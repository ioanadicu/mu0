==> flow/design.v <==
`timescale 1ns/100ps
`default_nettype none
module MU0_Alu (
               input  wire [15:0]  X, 
               input  wire [15:0]  Y, 
               input  wire [1:0]   M, 
               output reg  [15:0]  Q
	       );
always @(*)  
begin
	case(M)  
		2'b00:	Q = Y;	 
		2'b01:	Q = X + Y;	 
		2'b10:	Q = X + 1;	 
		2'b11:	Q = X + (~Y + 1);	 
		default: Q = 16'bxxxx_xxxx_xxxx_xxxx;  
	endcase
end
endmodule 
`default_nettype wire
`timescale 1ns/100ps
`default_nettype none
module MU0_Datapath(
input  wire        Clk,
input  wire        Reset,
input  wire [15:0] Din,
input  wire        X_sel,
input  wire        Y_sel,
input  wire        Addr_sel,
input  wire        PC_En,
input  wire        IR_En,
input  wire        Acc_En,
input  wire [1:0]  M,
output wire [3:0]  F,			 
output wire [11:0] Address,
output wire [15:0] Dout,
output wire        N,
output wire        Z,
output wire [11:0] PC,
output wire [15:0] Acc);
wire [15:0] X;
wire [15:0] Y;
wire [15:0] IR;
wire [15:0] ALU;
MU0_Reg16 ACCReg (
	.Clk(Clk),
	.Reset(Reset),
	.En(Acc_En),
	.D(ALU),  
	.Q(Acc)
);
MU0_Reg12 PCReg (
	.Clk(Clk),
	.Reset(Reset),
	.En(PC_En),
	.D(ALU[11:0]),  
	.Q(PC)
);
MU0_Reg16 IRReg (
	.Clk(Clk),
	.Reset(Reset),
	.En(IR_En),
	.D(Din),	 
	.Q(IR)
);
MU0_Mux16 XMux (
	.A(Acc),
	.B({4'b0000, PC[11:0]}),  
	.S(X_sel),
	.Q(X)	 
);
MU0_Mux16 YMux (
	.A(Din),
	.B(IR),
	.S(Y_sel),
	.Q(Y)	 
);
MU0_Mux12 AddrMux (
	.A(PC),
	.B(IR[11:0]),	 
	.S(Addr_sel),
	.Q(Address)		 
);
MU0_Alu MU0_ALU (
	.X(X),
	.Y(Y),
	.M(M),
	.Q(ALU)
);
MU0_Flags FLAGS (
	.Acc(Acc),
	.N(N),
	.Z(Z)
);
assign Dout = X;
assign F = IR[15:12];
endmodule 
`default_nettype wire
`timescale 1ns/100ps
`default_nettype none
module MU0_Flags (
input  wire [15:0]  Acc, 
output reg          N, 
output reg          Z
);
always @(*)
 begin
   Z = ~|Acc;      
   N = Acc[15];    
 end
endmodule 
`default_nettype wire
`timescale 1ns/100ps
`default_nettype none
module MU0_Mux12 (
input  wire [11:0] A, 
input  wire [11:0] B, 
input  wire        S, 
output reg  [11:0] Q);
always @(*)  
begin
	if (S == 1'b0)	Q = A;  
	else 			Q = B;  
end
endmodule 
`default_nettype wire
`timescale 1ns/100ps
`default_nettype none
module MU0_Mux16 (
input  wire  [15:0] A, 
input  wire  [15:0] B, 
input  wire         S, 
output reg   [15:0] Q);
always @(*)  
begin
	if (S == 1'b0)	Q = A;  
	else 			Q = B;  
end
endmodule 
`default_nettype wire
`timescale 1ns/100ps
`default_nettype none
module MU0_Reg12 (
input  wire        Clk, 
input  wire        Reset,     
input  wire        En, 
input  wire [11:0] D, 
output reg  [11:0] Q
);
always @(posedge Clk, posedge Reset)  
begin
	if(Reset)
		Q <= 12'h000;  
	else if(En)
		Q <= D;  
end
endmodule 
`default_nettype wire
`timescale 1ns/100ps
`default_nettype none
module MU0_Reg16 (
input  wire        Clk, 
input  wire        Reset,     
input  wire        En, 
input  wire [15:0] D, 
output reg  [15:0] Q
);
always @(posedge Clk, posedge Reset)  
begin
	if(Reset)
		Q <= 16'h0000;  
	else if(En)
		Q <= D;  
end
endmodule 
`default_nettype wire
-- Reports on MU0_Datapath
What the tools print for MU0_Datapath, step after step.
Lines are those of the file above, counted from 1.
Operators: Yosys type, input widths -> output width; for muxes data width and select width s.
Library cell names are shortened.
Not given: -
- design top: MU0_Datapath
- clock input: Clk
- standard-cell library: sky130hd
- library corner: tt_025C_1v80

-- Elaborated design
Yosys after proc, flatten, opt, wreduce and memory -nomap, before mapping. Memory bits, and registers merged into a memory's read port (data or address), are not among the register bits. Print and check cells are not counted. Equal cells are merged and count once.
- register bits after elaboration at 44
- bits of input ports: 26
- noted $add $sub $neg: 4
- equality and inequality tests: 3
- noted muxes and demuxes: 4
- noted bitwise operators: 1
- reductions and logical operators: 3
- operator list (cell ; number):
    $pmux 16 s4 ; 1
    $add 16x1->16 const B ; 2
    $add 16x16->16 ; 2
    $mux 16 ; 2
    $not 16->16 ; 1
    $reduce_or 16->1 ; 1
    $mux 12 ; 1
    $eq 2x2->1 const B ; 2
    $eq 2x1->1 const B ; 1
    $logic_not 2->1 ; 1
    $logic_not 1->1 ; 1

-- Logic depth
Depth = most cells in a row (Yosys ltp): at word level without a register or memory, in the mapped netlist without a sequential cell, where the memories' decode and read muxes count.
- depth after elaboration at 5
- noted ABC_AREA: 0
- mapped depth: 13

-- Mapped cells and area
The flow's flattened synthesis, as Yosys stat reports it; memories are mapped. The netlist is that of the ABC_AREA named above (0 if unset); the other value can give another one.
Totals and module areas in this step are rounded.
- standard cells after synthesis: 421
- mapped area: 0.00391 mm2
- noted sequential part of the area: 0.001101 mm2
- flip-flops: 44
- buffer cells: 20
- cell types (cell ; number ; total area (um2)):
    dfrtp_1 ; 44 ; 1.1E+03
    mux2_2 ; 46 ; 517.997
    ha_1 ; 33 ; 412.896
    mux2i_1 ; 21 ; 210.202
    xnor2_1 ; 19 ; 166.41
    a21oi_1 ; 31 ; 155.149
    nor2_1 ; 32 ; 120.115
    o21ai_0 ; 20 ; 100.096
    nand2_1 ; 25 ; 93.84
    inv_1 ; 18 ; 67.565
    a221oi_1 ; 7 ; 61.309
    xor2_1 ; 7 ; 61.309
    clkbuf_1 ; 16 ; 60.058
    nand3_1 ; 11 ; 55.053
    a21o_1 ; 7 ; 52.55
    o21a_1 ; 7 ; 52.55
    nor2b_1 ; 7 ; 43.792
    a221o_1 ; 4 ; 40.038
Other cell types: 36; their cells: 66.
The figures by module come from a second, unflattened synthesis with its own total; it is not the netlist above.
- cells (unflattened synthesis): 410
- area (unflattened synthesis) at 0.004377 mm2
Each row is one instance without its submodules.
- modules (module ; instances ; cells ; area (mm2) ; seq. area (mm2)):
    MU0_Alu ; 1 ; 258 ; 0.001856 ; 0
    MU0_Reg16 ; 2 ; 35 ; 0.0006531 ; 0.0004004
    MU0_Mux16 ; 2 ; 18 ; 0.000249 ; 0
    MU0_Reg12 ; 1 ; 26 ; 0.000488 ; 0.0003003
    MU0_Mux12 ; 1 ; 13 ; 0.0001839 ; 0
    MU0_Flags ; 1 ; 6 ; 0.0000413 ; 0
    MU0_Datapath ; 1 ; 1 ; 0.0000038 ; 0

-- Worst setup path after synthesis
Path of least setup slack by OpenSTA after synthesis, without wires, with an ideal clock, recovery checks aside; 20% of the period is set as input and as output delay. Where synthesis merged equal registers, the netlist keeps one of their names.
- kind: input to register
- start point: input port X_sel
- end point: register ACCReg.Q[8]
- period at 5.49 ns
- input delay at 1.098 ns
- launch time at the first pin: 1.098 ns
- arrival time: 4.045 ns
- required time at 5.369 ns
- path slack: 1.324 ns
- delay of the path: 3.068 ns
- stages: 13
- period reached after synthesis at 4.166 ns
"delay of the path" is the arrival time less input delay plus setup time.
"stages": output pins that drive a net of the path, with the launching flip-flop's if there is one; two outputs of one cell count as two.
"period reached after synthesis" = period - worst setup slack (recovery checks aside). The figure is calculated, with input and output delays left at 20% of the set period.
Between the ends stands the longest chain of elaborated cells between them, by number of cells; it is not shown to be the way that was timed. Of several equally long chains one is given.
Each line given opens the expression or statement behind the cell; cells for indexed reads and writes are added by Yosys, which also makes memories of some case tables.
- path through: clkbuf_1 clkbuf_1 mux2i_1 inv_1 fa_1 a21o_1 a21oi_2 o21bai_1 a21oi_2 o21bai_1 xor2_1 a221o_1 a22o_1
- noted length of the longest elaborated chain: 3
- RTL lines, path post-synthesis (what ; RTL line ; source):
    from (decl) ; 27 ; input  wire        X_sel,
    $mux 16 ; 136 ; if (S == 1'b0) Q = A;
    $add 16x16->16 ; 15 ; 2'b11: Q = X + (~Y + 1);
    $pmux 16 s4 ; 11 ; case(M)
    to (assign) ; 171 ; Q <= 16'h0000;
    to (assign) ; 173 ; Q <= D;
    to (decl) ; 166 ; output reg  [15:0] Q
Some nets on the timed path still bear RTL names; the line given drives or declares the net.
- nets with RTL names, path post-synthesis (net ; RTL line):
    Dout[1] ; 136

-- Worst path after layout
Path of least setup slack in the final report of run A (OpenROAD, finished layout, wires in). Where an end is a register, its clock arrival counts in the times.
- kind: input to register
- start point: input port X_sel
- end point: register PCReg.Q[8]
- period at 6.05 ns
- input delay at 1.21 ns
- launch time at the first pin: 1.21 ns
- arrival time: 5.08 ns
- required time at 6.24 ns
- path slack: 1.16 ns
- stages: 13
Between the ends stands the longest chain of elaborated cells between them, by number of cells; it is not shown to be the way that was timed. Of several equally long chains one is given.
- path through: clkdlybuf4s50_1 mux2i_1 inv_1 ha_1 fa_1 a21o_1 a21oi_2 o21bai_1 a21oi_2 o21bai_1 xor2_1 a221o_1 a22o_1
- noted length of the longest elaborated chain: 3
- RTL lines, path post-layout (what ; RTL line ; source):
    from (decl) ; 27 ; input  wire        X_sel,
    $mux 16 ; 136 ; if (S == 1'b0) Q = A;
    $add 16x16->16 ; 15 ; 2'b11: Q = X + (~Y + 1);
    $pmux 16 s4 ; 11 ; case(M)
    to (assign) ; 153 ; Q <= 12'h000;
    to (assign) ; 155 ; Q <= D;
    to (decl) ; 148 ; output reg  [11:0] Q

==> runs of MU0_Datapath <==
Flow measurements of MU0_Datapath on sky130hd: 2 stored runs with different settings, listed in no order. Input and output delays are each 20% of the period that was set; the output load is 0.01 pF.
By "clock period reached" is meant the clock period of the run minus its worst setup slack. This is arithmetic on one report: input and output delays are still those of the set period (20% each).
"critical path time" = time allowed to the worst setup path (clock period - input delay - output delay, where it has them) - its slack; a late launch clock adds to it, a late capture clock takes from it.
"power consumption": no workload was simulated; the value follows from the tool's default switching activity.
Values from the reports are rounded here.

Run A
Settings were period_ns = 6.05; CORE_UTILIZATION = 37; SETUP_SLACK_MARGIN = 0.45; PLACE_DENSITY_LB_ADDON = 0.1; HOLD_SLACK_MARGIN = -0.03; CELL_PAD_IN_SITES_DETAIL_PLACEMENT = 2; CTS_CLUSTER_SIZE = 74; CTS_CLUSTER_DIAMETER = 87; CAP_MARGIN = 30; MIN_ROUTING_LAYER = met2; MAX_ROUTING_LAYER = met4; CORE_MARGIN = 2; SLEW_MARGIN = 20
- area of the die at 0.01141 mm2
- worst hold slack after layout at 0.549 ns
- critical path time: 3.68 ns
- worst path kind: input to register
- clock period reached: 4.887 ns
- standard-cell area of the final layout: 0.005007 mm2
- setup total negative slack: 0.000 ns
- setup slack of the worst path at 1.163 ns
- area of the synthesized netlist at 0.00391 mm2
- power consumption at 2.369 mW
- noted the post-route utilization: 0.487

Run B
Settings were period_ns = 4.23; CORE_UTILIZATION = 59; CAP_MARGIN = 20; CORE_MARGIN = 2; SLEW_MARGIN = 20
- area of the die at 0.007294 mm2
- worst hold slack after layout at 0.541 ns
- critical path time: 3.07 ns
- worst path kind: input to register
- clock period reached: 3.918 ns
- standard-cell area of the final layout: 0.005046 mm2
- setup total negative slack: 0.000 ns
- setup slack of the worst path at 0.312 ns
- area of the synthesized netlist at 0.00391 mm2
- power consumption at 3.270 mW
- noted the post-route utilization: 0.79
